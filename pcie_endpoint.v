==> flow/design.v <==
module pcie_endpoint (
    input wire clk,
    input wire reset,
    input wire [31:0] tlp_header,
    input wire tlp_valid,
    input wire tlp_completion,
    output reg [7:0] tlp_id
);
    reg [7:0] id_counter;
    reg [7:0] assigned_id;
    always @(posedge clk or posedge reset) begin
        if (reset) begin
            id_counter <= 8'd0;
            assigned_id <= 8'd0;
            tlp_id <= 8'd0;
        end else begin
            if (tlp_valid && !tlp_completion) begin
                assigned_id <= id_counter;
                tlp_id <= id_counter;
                id_counter <= id_counter + 1;
            end else if (tlp_completion) begin
                tlp_id <= 8'd0;
            end
        end
    end
endmodule
Tool chain data of pcie_endpoint
The steps from the RTL of pcie_endpoint to its reports follow in flow order.
Line numbers count from 1 in the design file above.
Library cell names are shortened.
Not given: --
Inputs
  top module: pcie_endpoint
  clock: clk
  cell library: sky130hd
  timing corner: tt_025C_1v80

Word-level counts
Source: Yosys, flattened and elaborated, memories not mapped. Widths are those after wreduce. Registers that Yosys merges into a memory's read port (data or address) are not register bits. Print and check cells do not count. Equal cells are merged and count once.
Bit counts
  bits in registers: 16
  input bits: 36
  output and inout port bits: 8
  cells after elaboration: 8
Cells by class
  add/subtract/negate cells: 1
  multiplexer cells: 2
  reductions and logical operators: 3
Operators by type and width (count)
  2-to-1 mux 8 bit: 2
  adder 8 x 1 -> 8 bit with constant B: 1
  nonzero test 2 bit: 1
  logical AND 1 bit: 1
  zero test 1 bit: 1

Logic depth
Yosys ltp: most cells in a row. Word level: on the elaborated netlist, between registers, memories and ports. Mapped: between sequential cells and ports; inverters and the memories' decode and read muxes count.
Depth
  depth in word-level cells: 3
  ABC_AREA: 0
  gate-level depth with buffers: 4
  mapped depth without buffers: 3

After synthesis
The flow's flattened synthesis, as Yosys stat reports it; memories are mapped. The netlist is that of the ABC_AREA named above (0 if unset); the other value can give another one.
Cell types (count)
  dfrtp_1: 16
  mux2i_1: 8
  xnor2_1: 6
  nor2_1: 8
  nand4_1: 4
  buf_6: 2
  nor2b_4: 1
  ha_1: 1
  mux2_2: 1
  and4b_1: 1
  xor2_1: 1
  nand2_1: 2
  and3_1: 1
  clkbuf_2: 1
  inv_1: 1
Synthesis totals
  cell count: 54
  chip area (Yosys): 0.0006894 mm2
  sequential part of the area: 0.0004004 mm2
  mapped flip-flops: 16
  buffers: 3

Timing after synthesis
Source: OpenSTA report_checks on the synthesized netlist (no wires, ideal clock, input and output delay 20% of the period each), path of least setup slack; recovery checks are left aside. Register names are those of the netlist, which keeps one name where synthesis merged equal registers.
Timing path after synthesis
  path kind: in2reg
  from: input tlp_valid
  to: register id_counter[1]
  clock period: 1.54 ns
  setup time: 0.125 ns
  launch time at the first pin: 0.308 ns
  arrival: 0.955 ns
  data required time: 1.415 ns
  setup slack: 0.460 ns
  path delay: 0.772 ns
  stages on the path: 3
  period reached after synthesis: 1.08 ns
"path delay" is the arrival time less input delay plus setup time.
"stages on the path": output pins that drive a net of the path, with the launching flip-flop's if there is one; two outputs of one cell count as two.
"period reached after synthesis" is the clock period less the worst setup slack; recovery checks do not enter. This is arithmetic on one report: input and output delays are still those of the set period (20% each).
The rows between start and end are the longest chain of elaborated cells between them; the timing report does not say that the signal goes this way. Where chains are equally long, one stands for them.
Each line given opens the expression or statement behind the cell; cells for indexed reads and writes are added by Yosys, which also makes memories of some case tables.
On the way, after synthesis
  cells stage by stage: buf_6 > nor2b_4 > mux2_2
  length of the longest elaborated chain: 1
  elaborated cells on any way between the ends: 1
RTL lines, path after synthesis
  from (decl): line 5  | input wire tlp_valid,
  logical AND 1 bit: line 17  | if (tlp_valid && !tlp_completion) begin
  to (assign): line 13  | id_counter <= 8'd0;
  to (assign): line 20  | id_counter <= id_counter + 1;
  to (decl): line 9  | reg [7:0] id_counter;

Timing after layout
From the final timing report of entry A: the path of least setup slack in the routed layout; clock arrival at registers is part of the times.
Timing path post-layout
  path kind: reg2out
  from: register tlp_id[2]
  to: output tlp_id[2]
  clock period: 2.04 ns
  output delay: 0.41 ns
  launch time at the first pin: 0.28 ns
  arrival: 1.17 ns
  data required time: 1.63 ns
  setup slack: 0.46 ns
  stages on the path: 2
At most two assigning lines are given for a register; there are more.
On the way, post-layout
  cells stage by stage: dfrtp_1 > clkdlybuf4s50_1
  length of the longest elaborated chain: 0
  elaborated cells on any way between the ends: 0
RTL lines, path post-layout
  from (decl): line 7  | output reg [7:0] tlp_id
  from (assign): line 15  | tlp_id <= 8'd0;
  from (assign): line 19  | tlp_id <= id_counter;
  to (decl): line 7

Add stored flow runs of pcie_endpoint

pcie_endpoint through Yosys and OpenROAD on sky130hd: 2 stored runs, unordered, with their settings and measured results. The constraints put input and output delay at 20% of the set period each and load the outputs with 0.01 pF.
"achieved clock period" means the clock period less the worst setup slack. The figure is calculated, with input and output delays left at 20% of the set period.
"worst setup path time" is the time allowed to the run's worst setup path (the clock period less input and output delay, where it has them) less its slack. Clock arrival times count: a late capture clock shortens it, a late launch clock lengthens it.
"power" rests on the timing tool's default activity at the inputs, not on a simulated workload.

Entry A
==> flow/run.sh <==
#!/bin/bash
# the make line also repeats the synthesis and layout settings of config.mk as NAME=value (left out here)
make -C /OpenROAD-flow-scripts/flow DESIGN_CONFIG=/design/flow/config.mk WORK_HOME=/design/flow/orfs CLKGATE_MAP_FILE= finish
==> flow/config.mk <==
export PLATFORM = sky130hd
export DESIGN_NAME = pcie_endpoint
export DESIGN_NICKNAME = pcie_endpoint
export VERILOG_FILES = /design/flow/design.v
export SDC_FILE = /design/flow/constraint.sdc
export NUM_CORES = 4
export LEC_CHECK = 0
export CAP_MARGIN = 20
export CELL_PAD_IN_SITES_GLOBAL_PLACEMENT = 0
export CORE_ASPECT_RATIO = 1.77
export CORE_MARGIN = 4
export CORE_UTILIZATION = 39
export CTS_CLUSTER_DIAMETER = 254
export GPL_ROUTABILITY_DRIVEN = 0
export SLEW_MARGIN = 0
export TNS_END_PERCENT = 25
==> flow/constraint.sdc <==
create_clock -name core_clock -period 2.04 [get_ports {clk}]
set_input_delay 0.4080 -clock core_clock [delete_from_list [all_inputs] [get_ports {clk}]]
set_output_delay 0.4080 -clock core_clock [all_outputs]
set_load 0.01 [all_outputs]

==> results of entry A <==
chip area after synthesis (Yosys): 0.0006894 mm2
die area: 0.0025318 mm2
standard-cell area of the final layout: 0.0008508 mm2
utilization: 50.0%
worst setup slack after layout: 0.461 ns
total negative slack: 0.000 ns
power: 0.0008729 W
achieved clock period: 1.579 ns
worst setup path time: 1.17 ns
worst setup path kind: reg2out

Entry B
==> flow/run.sh <==
#!/bin/bash
# the make line also repeats the synthesis and layout settings of config.mk as NAME=value (left out here)
make -C /OpenROAD-flow-scripts/flow DESIGN_CONFIG=/design/flow/config.mk WORK_HOME=/design/flow/orfs CLKGATE_MAP_FILE= finish
==> flow/config.mk <==
export PLATFORM = sky130hd
export DESIGN_NAME = pcie_endpoint
export DESIGN_NICKNAME = pcie_endpoint
export VERILOG_FILES = /design/flow/design.v
export SDC_FILE = /design/flow/constraint.sdc
export NUM_CORES = 4
export LEC_CHECK = 0
export CAP_MARGIN = 20
export CELL_PAD_IN_SITES_DETAIL_PLACEMENT = 0
export CELL_PAD_IN_SITES_GLOBAL_PLACEMENT = 2
export CORE_MARGIN = 2
export CORE_UTILIZATION = 45
export CTS_CLUSTER_SIZE = 74
export MIN_ROUTING_LAYER = met2
export PLACE_DENSITY_LB_ADDON = 0.15
export SETUP_SLACK_MARGIN = 0.26
export SLEW_MARGIN = 25
==> flow/constraint.sdc <==
create_clock -name core_clock -period 1.55 [get_ports {clk}]
set_input_delay 0.3100 -clock core_clock [delete_from_list [all_inputs] [get_ports {clk}]]
set_output_delay 0.3100 -clock core_clock [all_outputs]
set_load 0.01 [all_outputs]

==> results of entry B <==
chip area after synthesis (Yosys): 0.0006894 mm2
die area: 0.0018611 mm2
standard-cell area of the final layout: 0.0009046 mm2
utilization: 61.5%
worst setup slack after layout: 0.290 ns
total negative slack: 0.000 ns
power: 0.001177 W
achieved clock period: 1.260 ns
worst setup path time: 0.95 ns
worst setup path kind: reg2out
